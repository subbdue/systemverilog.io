==> flow/design.v <==
module calculate (
    input logic rst,
    input logic clk,
    input logic [31:0] a,
    input logic [31:0] b,
    input logic [31:0] c,
    input logic [1:0] op_type,
    output logic [63:0] z
);
    always_ff @(posedge clk)
    begin
        if (rst) begin
            z <= 0;
        end
        else begin
            if (op_type == 2'h1) begin
                z <= a + b - c;
            end
            else if (op_type == 2'h2) begin
                z <= a - b - c;
            end
            else begin
                z <= a + b + c;
            end
        end
    end
endmodule
=== From RTL to reports: calculate ===
Tool output for the design above, in the order of the flow.
Lines are those of the file above, counted from 1.
Operators: Yosys type, input widths -> output width; for muxes data width and select width s.
Cell names lack the library's common part.
The mark n/a stands for no value.

* Design top: calculate
* Clock: clk
* Standard-cell library: sky130hd
* Timing corner: tt_025C_1v80

=== After elaboration ===
Counts by Yosys on the flattened word-level netlist (proc, flatten, opt, wreduce; memories kept). Register bits leave out memories and registers merged into their read ports (data or address); mux counts leave out enables and synchronous resets folded into registers. Print and check cells are left out. Cells with the same type and inputs are merged into one.

* Register bits: 64
* Output and inout port bits: 64
* Cells after elaboration: 10

* $add $sub $neg: 5
* Equal/unequal tests: 2
* Mux-type cells: 2

{| class="wikitable"
|+ Operators with widths
! cell !! count
|-
| $sub 64x32->64 || 2
|-
| $mux 64 || 2
|-
| $add 33x32->34 || 1
|-
| $add 32x32->33 || 1
|-
| $sub 32x32->33 || 1
|-
| $eq 2x1->1 const B || 1
|-
| $eq 2x2->1 const B || 1
|}

=== Logic depth ===
Depth = most cells in a row (Yosys ltp): at word level without a register or memory, in the mapped netlist without a sequential cell, where the memories' decode and read muxes count.

* Word-level depth: 4
* ABC_AREA: 0
* Mapped depth: 25
* Gate-level depth less buffers: 24

=== Synthesis result ===
Yosys stat after the flow's synthesis: flattened, memories mapped to cells. It holds for the ABC_AREA given above (unset counts as 0); a run with the other value may have another netlist.
The area totals of this step are shown rounded.

* Cells in the netlist: 1454
* Synthesis area: 10500 µm²
* Sequential part of the area: 1280 µm²
* Mapped flip-flops: 64
* Buffer cells: 61

{| class="wikitable"
|+ Cells by type
! cell !! count !! area in all (µm²)
|-
| ha_1 || 161 || 2.01E+03
|-
| dfxtp_1 || 64 || 1.28E+03
|-
| xnor2_1 || 97 || 849.565
|-
| a21oi_1 || 153 || 765.734
|-
| inv_1 || 145 || 544.272
|-
| nor2_1 || 135 || 506.736
|-
| a21o_1 || 53 || 397.882
|-
| o21ai_0 || 59 || 295.283
|-
| nand2_1 || 75 || 281.52
|-
| a211oi_1 || 37 || 277.766
|-
| o21bai_1 || 34 || 255.245
|-
| xor2_1 || 27 || 236.477
|-
| clkbuf_1 || 56 || 210.202
|-
| o211ai_1 || 28 || 210.202
|-
| nor2b_1 || 24 || 150.144
|-
| nor3_1 || 29 || 145.139
|-
| nand2b_1 || 21 || 131.376
|-
| o31ai_1 || 16 || 120.115
|}

Other cell types: 53; their cells: 240.

=== Worst setup path after synthesis ===
Path of least setup slack by OpenSTA after synthesis, without wires, with an ideal clock, recovery checks aside; 20% of the period is set as input and as output delay. Where synthesis merged equal registers, the netlist keeps one of their names.

* Kind: input -> register
* Start: input port b[5]
* End: register z[26]
* Period: 12.4 ns
* Input delay: 2.480 ns
* Library setup time: 0.137 ns
* Time at the first pin: 2.480 ns
* Arrival: 7.360 ns
* Data required time: 12.263 ns
* Setup slack: 4.903 ns
* Path delay: 5.017 ns
* Stages on the path: 23
* Path buffers: 1
* Synthesis period reached: 7.497 ns

"path delay" = arrival - input delay + setup time.
"stages on the path" counts driving pins, that of a launching flip-flop among them; a cell with two outputs on the path counts twice.
"synthesis period reached" = period - worst setup slack (recovery checks aside). The figure is calculated, with input and output delays left at 20% of the set period.
Between the ends stands the longest chain of elaborated cells between them, by number of cells; it is not shown to be the way that was timed. Of several equally long chains one is given.
Each line given opens the expression or statement behind the cell; cells for indexed reads and writes are added by Yosys, which also makes memories of some case tables.
A register here has more assigning lines than the two given.

* Cell sequence: inv_1 > ha_1 > inv_1 > a2111oi_0 > a211oi_1 > a211oi_1 > nor2_1 > nor2_1 > nor2_1 > nor2_1 > xor2_1 > ha_1 > buf_6 > or4_4 > or4_1 > or4_1 > o32a_1 > a2111oi_1 > o31a_1 > nor2_1 > xnor2_1 > a211oi_1 > a211oi_1
* Length of the longest elaborated chain: 4

{| class="wikitable"
|+ RTL lines, path post-synthesis
! what !! RTL line !! RTL
|-
| start: declaration || 5 || <nowiki>input logic [31:0] b,</nowiki>
|-
| $add 32x32->33 || 23 || <nowiki>z <= a + b + c;</nowiki>
|-
| $add 33x32->34 || 23 ||
|-
| $mux 64 || 19 || <nowiki>else if (op_type == 2'h2) begin</nowiki>
|-
| $mux 64 || 16 || <nowiki>if (op_type == 2'h1) begin</nowiki>
|-
| end: assignment || 17 || <nowiki>z <= a + b - c;</nowiki>
|-
| end: assignment || 20 || <nowiki>z <= a - b - c;</nowiki>
|-
| end: declaration || 8 || <nowiki>output logic [63:0] z</nowiki>
|}

=== Path in the finished layout ===
From the final timing report of entry A: the path of least setup slack in the routed layout; clock arrival at registers is part of the times.

* Kind: input -> register
* Start: input port b[5]
* End: register z[30]
* Period: 9.05 ns
* Input delay: 1.81 ns
* Library setup time: 0.10 ns
* Time at the first pin: 1.81 ns
* Arrival: 7.94 ns
* Data required time: 9.27 ns
* Setup slack: 1.33 ns
* Stages on the path: 23
* Path buffers: 1

Between the ends stands the longest chain of elaborated cells between them, by number of cells; it is not shown to be the way that was timed. Of several equally long chains one is given.
A register here has more assigning lines than the two given.

* Cell sequence: clkdlybuf4s50_1 > inv_1 > ha_1 > inv_1 > a2111oi_0 > a211oi_1 > a211oi_1 > nor2_1 > nor2_1 > nor2_1 > nor2_1 > xor2_1 > ha_1 > or4_4 > or4_1 > or4_1 > o32a_1 > a211oi_2 > o2111ai_1 > a211oi_2 > or3_1 > xnor2_1 > a2111oi_2
* Length of the longest elaborated chain: 4

{| class="wikitable"
|+ RTL lines, path post-layout
! what !! RTL line !! RTL
|-
| start: declaration || 5 || <nowiki>input logic [31:0] b,</nowiki>
|-
| $add 32x32->33 || 23 || <nowiki>z <= a + b + c;</nowiki>
|-
| $add 33x32->34 || 23 ||
|-
| $mux 64 || 19 || <nowiki>else if (op_type == 2'h2) begin</nowiki>
|-
| $mux 64 || 16 || <nowiki>if (op_type == 2'h1) begin</nowiki>
|-
| end: assignment || 17 || <nowiki>z <= a + b - c;</nowiki>
|-
| end: assignment || 20 || <nowiki>z <= a - b - c;</nowiki>
|-
| end: declaration || 8 || <nowiki>output logic [63:0] z</nowiki>
|}

Lab notebook: calculate

Measured data: module calculate, platform sky130hd, 2 stored runs of the flow under differing settings, order arbitrary. Input and output delays are each 20% of the period that was set; the output load is 0.01 pF.
"achieved clock period": clock period set for the run, less the worst setup slack. It is reckoned from that one timing run; input and output delays stay at 20% of the period that was set.
By "worst setup path time" is meant the share of the clock period that the worst setup path is allowed (20% is reserved at inputs, 20% at outputs), minus its slack. Clock arrival times at its registers enter into it.
Results are given in rounded form.

Entry A
==> flow/run.sh <==
#!/bin/bash
# the make line also repeats the synthesis and layout settings of config.mk as NAME=value (left out here)
make -C /OpenROAD-flow-scripts/flow DESIGN_CONFIG=/design/flow/config.mk WORK_HOME=/design/flow/orfs CLKGATE_MAP_FILE= finish
==> flow/config.mk <==
export PLATFORM = sky130hd
export DESIGN_NAME = calculate
export DESIGN_NICKNAME = calculate
export VERILOG_FILES = /design/flow/design.v
export SDC_FILE = /design/flow/constraint.sdc
export NUM_CORES = 4
export LEC_CHECK = 0
export CAP_MARGIN = 20
export CORE_MARGIN = 2
export CORE_UTILIZATION = 40
export SLEW_MARGIN = 20
==> flow/constraint.sdc <==
create_clock -name core_clock -period 9.05 [get_ports {clk}]
set_input_delay 1.8100 -clock core_clock [delete_from_list [all_inputs] [get_ports {clk}]]
set_output_delay 1.8100 -clock core_clock [all_outputs]
set_load 0.01 [all_outputs]

==> results of entry A <==
chip area after synthesis (Yosys): 10500 µm²
die area: 27600 µm²
standard-cell area of the final layout: 12700 µm²
worst setup slack after layout: 1.33 ns
total negative slack: 0.000 ns
achieved clock period: 7.719 ns
worst setup path time: 5.91 ns
worst setup path kind: input -> register

Entry B
==> flow/run.sh <==
#!/bin/bash
# the make line also repeats the synthesis and layout settings of config.mk as NAME=value (left out here)
make -C /OpenROAD-flow-scripts/flow DESIGN_CONFIG=/design/flow/config.mk WORK_HOME=/design/flow/orfs CLKGATE_MAP_FILE= finish
==> flow/config.mk <==
export PLATFORM = sky130hd
export DESIGN_NAME = calculate
export DESIGN_NICKNAME = calculate
export VERILOG_FILES = /design/flow/design.v
export SDC_FILE = /design/flow/constraint.sdc
export NUM_CORES = 4
export LEC_CHECK = 0
export CAP_MARGIN = 10
export CELL_PAD_IN_SITES_DETAIL_PLACEMENT = 1
export CELL_PAD_IN_SITES_GLOBAL_PLACEMENT = 2
export CORE_ASPECT_RATIO = 0.86
export CORE_MARGIN = 2
export CORE_UTILIZATION = 32
export CTS_CLUSTER_DIAMETER = 350
export PLACE_DENSITY_LB_ADDON = 0.15
export SETUP_SLACK_MARGIN = 0.56
export SLEW_MARGIN = 15
export TNS_END_PERCENT = 25
==> flow/constraint.sdc <==
create_clock -name core_clock -period 5.09 [get_ports {clk}]
set_input_delay 1.0180 -clock core_clock [delete_from_list [all_inputs] [get_ports {clk}]]
set_output_delay 1.0180 -clock core_clock [all_outputs]
set_load 0.01 [all_outputs]

==> results of entry B <==
chip area after synthesis (Yosys): 10500 µm²
die area: 34300 µm²
standard-cell area of the final layout: 17800 µm²
worst setup slack after layout: -0.799 ns
total negative slack: -14.1 ns
achieved clock period: 5.889 ns
worst setup path time: 4.87 ns
worst setup path kind: input -> register
